==> flow/design.v <==
module flopR #(
    WIDTH = 32
) (
    input   logic               clk,
    input   logic               reset,
    input   logic [WIDTH-1:0]   D,
    output  logic [WIDTH-1:0]   Q
);
    always_ff @(posedge clk) begin
        if (reset)  Q <= '0;
        else        Q <= D;
    end
endmodule
module flopRE #(
    WIDTH = 32
) (
    input   logic               clk,
    input   logic               reset,
    input   logic               en,
    input   logic [WIDTH-1:0]   D,
    output  logic [WIDTH-1:0]   Q
);
    always_ff @(posedge clk) begin
        if (reset)      Q <= '0;
        else if (en)    Q <= D;
    end
endmodule
module flopRS #(
    WIDTH = 32
) (
    input   logic               clk,
    input   logic               reset,
    input   logic               stall,
    input   logic [WIDTH-1:0]   D,
    output  logic [WIDTH-1:0]   Q
);
    always_ff @(posedge clk) begin
        if (reset)          Q <= '0;
        else if (~stall)    Q <= D;
    end
endmodule
module flopRF #(
    WIDTH = 32
) (
    input   logic               clk,
    input   logic               reset,
    input   logic               flush,
    input   logic [WIDTH-1:0]   D,
    output  logic [WIDTH-1:0]   Q
);
    always_ff @(posedge clk) begin
        if (reset | flush)  Q <= '0;
        else                Q <= D;
    end
endmodule
module flopRFS #(
    WIDTH = 32
) (
    input   logic               clk,
    input   logic               reset,
    input   logic               stall,
    input   logic               flush,
    input   logic [WIDTH-1:0]   D,
    output  logic [WIDTH-1:0]   Q
);
    always_ff @(posedge clk) begin
        if (reset)          Q <= '0;
        else if (~stall) begin
            if (flush)      Q <= '0;
            else            Q <= D;
        end
    end
endmodule
module flopR_2clk #(
    WIDTH = 32,
    RESET = 0
) (
    input  logic               clk_tree,
    input  logic               target_clk,
    input  logic               reset,
    input  logic [WIDTH-1:0]   D,
    output logic [WIDTH-1:0]   Q
);
    logic target_meta, target_sync, target_sync_d;
    always_ff @(posedge clk_tree) begin
        if (reset) begin
            target_meta   <= 1'b0;
            target_sync   <= 1'b0;
            target_sync_d <= 1'b0;
        end else begin
            target_meta   <= target_clk;
            target_sync   <= target_meta;
            target_sync_d <= target_sync;
        end
    end
    wire target_rise = target_sync & ~target_sync_d;
    always_ff @(posedge clk_tree) begin
        if (reset)          Q <= RESET;
        else if (target_rise) Q <= D;
    end
endmodule
module flopRE_2clk #(
    WIDTH = 32
) (
    input  logic               clk_tree,
    input  logic               target_clk,
    input  logic               reset,
    input  logic               en,
    input  logic [WIDTH-1:0]   D,
    output logic [WIDTH-1:0]   Q
);
    logic target_meta, target_sync, target_sync_d;
    always_ff @(posedge clk_tree) begin
        if (reset) begin
            target_meta   <= 1'b0;
            target_sync   <= 1'b0;
            target_sync_d <= 1'b0;
        end else begin
            target_meta   <= target_clk;
            target_sync   <= target_meta;
            target_sync_d <= target_sync;
        end
    end
    wire target_rise = target_sync & ~target_sync_d;
    always_ff @(posedge clk_tree) begin
        if (reset)                  Q <= '0;
        else if (en && target_rise) Q <= D;
    end
endmodule
module flopRS_2clk #(
    WIDTH = 32
) (
    input  logic               clk_tree,
    input  logic               target_clk,
    input  logic               reset,
    input  logic               stall,
    input  logic [WIDTH-1:0]   D,
    output logic [WIDTH-1:0]   Q
);
    logic target_meta, target_sync, target_sync_d;
    always_ff @(posedge clk_tree) begin
        if (reset) begin
            target_meta   <= 1'b0;
            target_sync   <= 1'b0;
            target_sync_d <= 1'b0;
        end else begin
            target_meta   <= target_clk;
            target_sync   <= target_meta;
            target_sync_d <= target_sync;
        end
    end
    wire target_rise = target_sync & ~target_sync_d;
    always_ff @(posedge clk_tree) begin
        if (reset)                          Q <= '0;
        else if (~stall && target_rise)     Q <= D;
    end
endmodule
module flopRF_2clk #(
    WIDTH = 32
) (
    input  logic               clk_tree,
    input  logic               target_clk,
    input  logic               reset,
    input  logic               flush,
    input  logic [WIDTH-1:0]   D,
    output logic [WIDTH-1:0]   Q
);
    logic target_meta, target_sync, target_sync_d;
    always_ff @(posedge clk_tree) begin
        if (reset) begin
            target_meta   <= 1'b0;
            target_sync   <= 1'b0;
            target_sync_d <= 1'b0;
        end else begin
            target_meta   <= target_clk;
            target_sync   <= target_meta;
            target_sync_d <= target_sync;
        end
    end
    wire target_rise = target_sync & ~target_sync_d;
    always_ff @(posedge clk_tree) begin
        if (reset) begin
            Q <= '0;
        end else if (target_rise) begin
            if (flush)  Q <= '0;
            else        Q <= D;
        end
    end
endmodule
module flopRFS_2clk #(
    WIDTH = 32
) (
    input  logic               clk_tree,
    input  logic               target_clk,
    input  logic               reset,
    input  logic               stall,
    input  logic               flush,
    input  logic [WIDTH-1:0]   D,
    output logic [WIDTH-1:0]   Q
);
    logic target_meta, target_sync, target_sync_d;
    always_ff @(posedge clk_tree) begin
        if (reset) begin
            target_meta   <= 1'b0;
            target_sync   <= 1'b0;
            target_sync_d <= 1'b0;
        end else begin
            target_meta   <= target_clk;       
            target_sync   <= target_meta;      
            target_sync_d <= target_sync;      
        end
    end
    wire target_rise = target_sync & ~target_sync_d;
    wire update      = target_rise & ~stall;
    always_ff @(posedge clk_tree) begin
        if (reset) begin
            Q <= '0;
        end else if (update) begin
            if (flush)  Q <= '0;
            else        Q <= D;
        end
    end
endmodule
* From RTL to reports: flopRS_2clk
What the tools print for flopRS_2clk, step after step. Lines are those of the file above, counted from 1. Library cell names are shortened. Not given: n/a
Set-up: design top flopRS_2clk, clock input clk_tree, standard-cell library sky130hd, timing corner tt_025C_1v80

* Word-level counts
Counts by Yosys on the flattened word-level netlist (proc, flatten, opt, wreduce; memories kept). Register bits leave out memories and registers merged into their read ports (data or address); mux counts leave out enables and synchronous resets folded into registers. Print and check cells are left out. Cells with the same type and inputs are merged into one.
Storage and ports: word-level cells 8, ROM bits 0, bits of input ports 36, latch bits 0, word width x clocked read ports 0, memory cells 0, RAM bits 0, flip-flop bits (word level) 35
Cells by class: bitwise logic cells 3, shift operators 0, eq/ne operators 0, $add $sub $neg 0, divide/modulo/power cells 0, multiply operators 0, reductions and logical operators 1, mux-type cells 0, order comparisons 0
Operators by type and width (number):
- 1-bit NOT | 2
- 1-bit AND | 1
- 1-bit logical AND | 1

* Depth
Yosys ltp: most cells in a row. Word level: on the elaborated netlist, between registers, memories and ports. Mapped: between sequential cells and ports; inverters and the memories' decode and read muxes count.
Logic depth: depth in word-level cells 3, ABC_AREA 0, gate-level depth with buffers 4, mapped depth without buffers 2

* Mapped cells and area
Source: synth_stat.txt of the flow (Yosys; design flattened, memories mapped). It holds for the ABC_AREA given above (unset counts as 0); a run with the other value may have another netlist.
Cell types (number):
- dfxtp_1 | 35
- nand2b_1 | 64
- mux2i_1 | 32
- buf_12 | 3
- buf_6 | 2
- clkbuf_1 | 5
- nor2b_1 | 3
- nor3b_2 | 1
- clkbuf_2 | 1
Mapped netlist: sequential part of the area 700.7 µm², synthesis area 1559.0 µm², standard cells after synthesis 146, flip-flops 35

* Path before layout
OpenSTA on the mapped netlist: ideal clock, no wires. The path of least setup slack (recovery checks aside). Input and output delay are each 20% of the period. Register names are those of the netlist, which keeps one name where synthesis merged equal registers.
Timing path after synthesis: path kind flip-flop to flip-flop, start reg (name not given), end reg Q[0], path buffers 2, stages 5, data arrival time 0.918 ns, setup slack 0.081 ns, setup time 0.072 ns, required time 0.998 ns, launch time at the first pin 0.000 ns, clock period 1.07 ns, path delay 0.990 ns, period reached after synthesis 0.989 ns
"path delay" = arrival - input delay + setup time. "stages" counts driving pins, that of a launching flip-flop among them; a cell with two outputs on the path counts twice. "period reached after synthesis" is the clock period less the worst setup slack; recovery checks do not enter. This is arithmetic on one report: input and output delays are still those of the set period (20% each). Between the ends stands the longest chain of elaborated cells between them, by number of cells; it is not shown to be the way that was timed. Of several equally long chains one is given. Each line given opens the expression or statement behind the cell; cells for indexed reads and writes are added by Yosys, which also makes memories of some case tables.
Between the ends, after synthesis: cells stage by stage dfxtp_1 > nor3b_2 > buf_6 > buf_12 > mux2i_1, cells in the longest elaborated chain 3
RTL lines, path after synthesis:
- start, declared | line 140
- start, assigned | line 145
- start, assigned | line 149
- 1-bit NOT | line 152
- 1-bit AND | line 152
- 1-bit logical AND | line 155
- end, assigned | line 154 | if (reset)                          Q <= '0;
- end, assigned | line 155
- end, declared | line 138 | output logic [WIDTH-1:0]   Q

* Path in the finished layout
From the final timing report of stored run 1: the path of least setup slack in the routed layout; clock arrival at registers is part of the times.
Timing path post-layout: path kind flip-flop to flip-flop, start reg (name not given), end reg Q[10], path buffers 2, setup slack -0.07 ns, setup time 0.07 ns, clock period 1.05 ns, stages 5, required time 1.26 ns, data arrival time 1.33 ns, launch time at the first pin 0.28 ns
Between the ends stands the longest chain of elaborated cells between them, by number of cells; it is not shown to be the way that was timed. Of several equally long chains one is given.
Between the ends, post-layout: cells stage by stage dfxtp_1 > nor3b_4 > buf_12 > buf_12 > mux2i_2, cells in the longest elaborated chain 3
RTL lines, path post-layout:
- start, declared | line 140
- start, assigned | line 145
- start, assigned | line 149
- 1-bit NOT | line 152
- 1-bit AND | line 152
- 1-bit logical AND | line 155
- end, assigned | line 154 | if (reset)                          Q <= '0;
- end, assigned | line 155
- end, declared | line 138 | output logic [WIDTH-1:0]   Q

Wiki page: flopRS_2clk / flow data

Top module flopRS_2clk; platform sky130hd; tools Yosys and OpenROAD; 2 stored runs in no particular order. Input and output delays are each 20% of the period that was set; the output load is 0.01 pF.
"reached clock period" is the run's clock period less its worst setup slack. It is reckoned from that one timing run; input and output delays stay at 20% of the period that was set.
By "power consumption" is meant OpenSTA's value without simulated activity: inputs other than the clock are taken to toggle once in ten clock periods, and the tool carries that through the logic.

* Stored run 1 | settings: period_ns 1.05; CAP_MARGIN 20; CORE_MARGIN 2; CORE_UTILIZATION 40; SLEW_MARGIN 20 | results: area inside the die boundary 4412.9 µm²; synthesized cell area 1559.0 µm²; utilization after routing 62.7 %; power consumption 2.662 mW; setup slack of the worst path -0.074 ns; reached clock period 1.124 ns
* Stored run 2 | settings: period_ns 1.22; CORE_UTILIZATION 17; PLACE_DENSITY_LB_ADDON 0.16; CORE_ASPECT_RATIO 1.16; CELL_PAD_IN_SITES_GLOBAL_PLACEMENT 2; TNS_END_PERCENT 65; CTS_CLUSTER_SIZE 97; CTS_CLUSTER_DIAMETER 37; CAP_MARGIN 0; MAX_ROUTING_LAYER met4; CORE_MARGIN 2; SLEW_MARGIN 20 | results: area inside the die boundary 9954.9 µm²; reached clock period 1.201 ns; utilization after routing 27.4 %; setup slack of the worst path 0.019 ns; synthesized cell area 1559.0 µm²; power consumption 2.410 mW
